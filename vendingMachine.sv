==> flow/design.v <==
module vendingMachine(
    output logic valid,
    input logic nickel, dime, quarter,
    input logic clk, reset_n
);
    logic autoReset = 0; 
    logic [2:0] coins;
    int nickelCount = 0;
    int dimeCount = 0;
    int quarCount = 0;
    int amount = 0;
    assign coins = {nickel,dime,quarter};
    always_ff @(negedge clk, negedge reset_n) begin
        if (~reset_n) begin  
            nickelCount = 0;
            dimeCount = 0;
            quarCount = 0;
        end else if (autoReset)begin  
            nickelCount = 0;
            dimeCount = 0;
            quarCount = 0;
        end
        else begin
            case (coins)
                3'b000:begin 
                    nickelCount <= nickelCount;
                    dimeCount <= dimeCount;
                    quarCount <= quarCount;
                end
                3'b001:begin  
                    nickelCount <= nickelCount;
                    dimeCount <= dimeCount;
                    quarCount <= quarCount+1;
                end
                3'b010:begin 
                    nickelCount <= nickelCount;
                    dimeCount <= dimeCount+1;
                    quarCount <= quarCount;
                end
                3'b011:begin 
                    nickelCount <= nickelCount;
                    dimeCount <= dimeCount+1;
                    quarCount <= quarCount+1;
                end
                3'b100:begin 
                    nickelCount <= nickelCount+1;
                    dimeCount <= dimeCount;
                    quarCount <= quarCount;
                end
                3'b101:begin 
                    nickelCount <= nickelCount+1;
                    dimeCount <= dimeCount;
                    quarCount <= quarCount+1;
                end
                3'b110:begin 
                    nickelCount <= nickelCount+1;
                    dimeCount <= dimeCount+1;
                    quarCount <= quarCount;
                end
                3'b111:begin 
                    nickelCount <= nickelCount+1;
                    dimeCount <= dimeCount+1;
                    quarCount <= quarCount+1;
                end
            endcase
        end
    end
    always_ff @(posedge clk, negedge reset_n) begin
        if (~reset_n) begin 
            valid <= 0;
        end
        else if (amount>=100) begin
            valid <= 1;
            autoReset <= 1;
        end  
        else begin
            valid <= 0;
            autoReset <= 0;
        end
    end
    always_comb begin
        amount = 5*nickelCount+10*dime+25*quarCount;
    end
endmodule
# Tool chain data of vendingMachine
# The steps from the RTL of vendingMachine to its reports follow in flow order.
# Line numbers count from 1 in the design file above.
# Not given: n/a
dict set report design {
  top {vendingMachine}
  clk_port {clk}
  cell_library {sky130hd}
  pvt_corner {tt_025C_1v80}
}

# Word level
# Counts by Yosys on the flattened word-level netlist (proc, flatten, opt, wreduce; memories kept). Register bits leave out memories and registers merged into their read ports (data or address). Print and check cells are left out. Cells with the same type and inputs are merged into one.
dict set report bits {
  regBits 66
  in_bits 5
  out_inout_bits 1
  elab_cells 31
}
dict set report op_classes {
  add_sub_neg 4
  n_mul 3
  n_cmp 1
  n_eq 9
  muxes 5
  reduce_logical 5
}
# cell count
set ops {}
lappend ops {{5-bit by 32-bit multiplier with 32-bit output (first input constant)} 1}
lappend ops {{32-bit 2-to-1 mux} 4}
lappend ops {{3-bit by 32-bit multiplier with 32-bit output (first input constant)} 1}
lappend ops {{32-bit by 2-bit adder with 32-bit output (second input constant)} 2}
lappend ops {{32-bit adder} 1}
lappend ops {{32-bit by 5-bit adder with 32-bit output} 1}
lappend ops {{32-bit by 8-bit greater-or-equal comparator with 1-bit output (second input constant)} 1}
lappend ops {{4-bit OR reduction} 4}
lappend ops {{3-bit == test (second input constant)} 4}
lappend ops {{3-bit by 2-bit == test with 1-bit output (second input constant)} 2}
lappend ops {{2-bit by 1-bit != test with 1-bit output (second input constant)} 2}
lappend ops {{3-bit by 1-bit multiplier with 4-bit output (first input constant)} 1}
lappend ops {{3-bit by 1-bit == test with 1-bit output (second input constant)} 1}
lappend ops {{3-bit zero test} 1}
lappend ops {{1-bit 2-to-1 mux} 1}

# Logic depth
# Longest topological path by Yosys (ltp), each cell counted once; first at word level (registers and memories cut), then after technology mapping (sequential cells cut; the memories' decode and read muxes count).
dict set report logic_depth {
  ltp_word 5
  abc_area 1
  ltp_mapped 26
  ltp_nobuf 26
}

# Netlist
# Yosys stat after the flow's synthesis: flattened, memories mapped to cells. It holds for the ABC_AREA given above (unset counts as 0); a run with the other value may have another netlist.
# Totals and module areas in this step are rounded.
# cell count area_total_um2
set by_type {}
lappend by_type {sky130_fd_sc_hd__fa_1 81 1.62E+03}
lappend by_type {sky130_fd_sc_hd__ha_1 129 1.61E+03}
lappend by_type {sky130_fd_sc_hd__dfrtn_1 64 1.6E+03}
lappend by_type {sky130_fd_sc_hd__inv_1 381 1.43E+03}
lappend by_type {sky130_fd_sc_hd__nand2_1 331 1.24E+03}
lappend by_type {sky130_fd_sc_hd__nor2_1 89 334.07}
lappend by_type {sky130_fd_sc_hd__a21oi_1 59 295.283}
lappend by_type {sky130_fd_sc_hd__nand3_1 57 285.274}
lappend by_type {sky130_fd_sc_hd__nand4_1 29 181.424}
lappend by_type {sky130_fd_sc_hd__o21ai_0 34 170.163}
lappend by_type {sky130_fd_sc_hd__nor3_1 31 155.149}
lappend by_type {sky130_fd_sc_hd__xnor2_1 11 96.342}
lappend by_type {sky130_fd_sc_hd__nor4_1 12 75.072}
lappend by_type {sky130_fd_sc_hd__xor2_1 8 70.067}
lappend by_type {sky130_fd_sc_hd__o31ai_1 7 52.55}
lappend by_type {sky130_fd_sc_hd__and2_1 8 50.048}
lappend by_type {sky130_fd_sc_hd__nand3_2 5 50.048}
lappend by_type {sky130_fd_sc_hd__nor3_2 4 40.038}
# Other cell types: 21; their cells: 54.
dict set report synth_totals {
  stdcells 1394
  synth_area_um2 9790
  sequential_area_um2 1660
  ff_cells 66
  n_buf 8
}

Add stored flow runs of vendingMachine

Measured data: module vendingMachine, platform sky130hd, 2 stored runs of the flow under differing settings, order arbitrary. Input and output delays are each 20% of the period that was set; the output load is 0.01 pF.
"power_uw" rests on the timing tool's default activity at the inputs, not on a simulated workload.
Measured values are rounded.

# run 1
==> flow/run.sh <==
#!/bin/bash
# the make line also repeats the synthesis and layout settings of config.mk as NAME=value (left out here)
make -C /OpenROAD-flow-scripts/flow DESIGN_CONFIG=/design/flow/config.mk WORK_HOME=/design/flow/orfs CLKGATE_MAP_FILE= finish
==> flow/config.mk <==
export PLATFORM = sky130hd
export DESIGN_NAME = vendingMachine
export DESIGN_NICKNAME = vendingMachine
export VERILOG_FILES = /design/flow/design.v
export SDC_FILE = /design/flow/constraint.sdc
export NUM_CORES = 4
export LEC_CHECK = 0
export ABC_AREA = 1
export CAP_MARGIN = 15
export CELL_PAD_IN_SITES_DETAIL_PLACEMENT = 2
export CELL_PAD_IN_SITES_GLOBAL_PLACEMENT = 0
export CORE_ASPECT_RATIO = 0.87
export CORE_MARGIN = 8
export CORE_UTILIZATION = 48
export CTS_CLUSTER_DIAMETER = 275
export HOLD_SLACK_MARGIN = -0.08
export MAX_ROUTING_LAYER = met5
export MIN_ROUTING_LAYER = met2
export PLACE_DENSITY = 0.51
export SLEW_MARGIN = 20
==> flow/constraint.sdc <==
create_clock -name core_clock -period 12.5 [get_ports {clk}]
set_input_delay 2.5000 -clock core_clock [delete_from_list [all_inputs] [get_ports {clk}]]
set_output_delay 2.5000 -clock core_clock [all_outputs]
set_load 0.01 [all_outputs]

==> run 1: results <==
outcome="no results, placement failed with DPL-0033"

# run 2
==> flow/run.sh <==
#!/bin/bash
# the make line also repeats the synthesis and layout settings of config.mk as NAME=value (left out here)
make -C /OpenROAD-flow-scripts/flow DESIGN_CONFIG=/design/flow/config.mk WORK_HOME=/design/flow/orfs CLKGATE_MAP_FILE= finish
==> flow/config.mk <==
export PLATFORM = sky130hd
export DESIGN_NAME = vendingMachine
export DESIGN_NICKNAME = vendingMachine
export VERILOG_FILES = /design/flow/design.v
export SDC_FILE = /design/flow/constraint.sdc
export NUM_CORES = 4
export LEC_CHECK = 0
export ABC_AREA = 0
export CAP_MARGIN = 20
export CELL_PAD_IN_SITES_DETAIL_PLACEMENT = 0
export CORE_MARGIN = 8
export CORE_UTILIZATION = 72
export CTS_CLUSTER_SIZE = 24
export SETUP_SLACK_MARGIN = -0.04
export SLEW_MARGIN = 20
==> flow/constraint.sdc <==
create_clock -name core_clock -period 11.4 [get_ports {clk}]
set_input_delay 2.2800 -clock core_clock [delete_from_list [all_inputs] [get_ports {clk}]]
set_output_delay 2.2800 -clock core_clock [all_outputs]
set_load 0.01 [all_outputs]

==> run 2: results <==
stdcell_area_um2=9200
worst_hold_slack_ns=0.547
ys_area_um2=8570
power_uw=864
die_footprint_um2=15700
fin_ws_ns=0.198
util_pct=77.9
tns_setup_ns=0.000
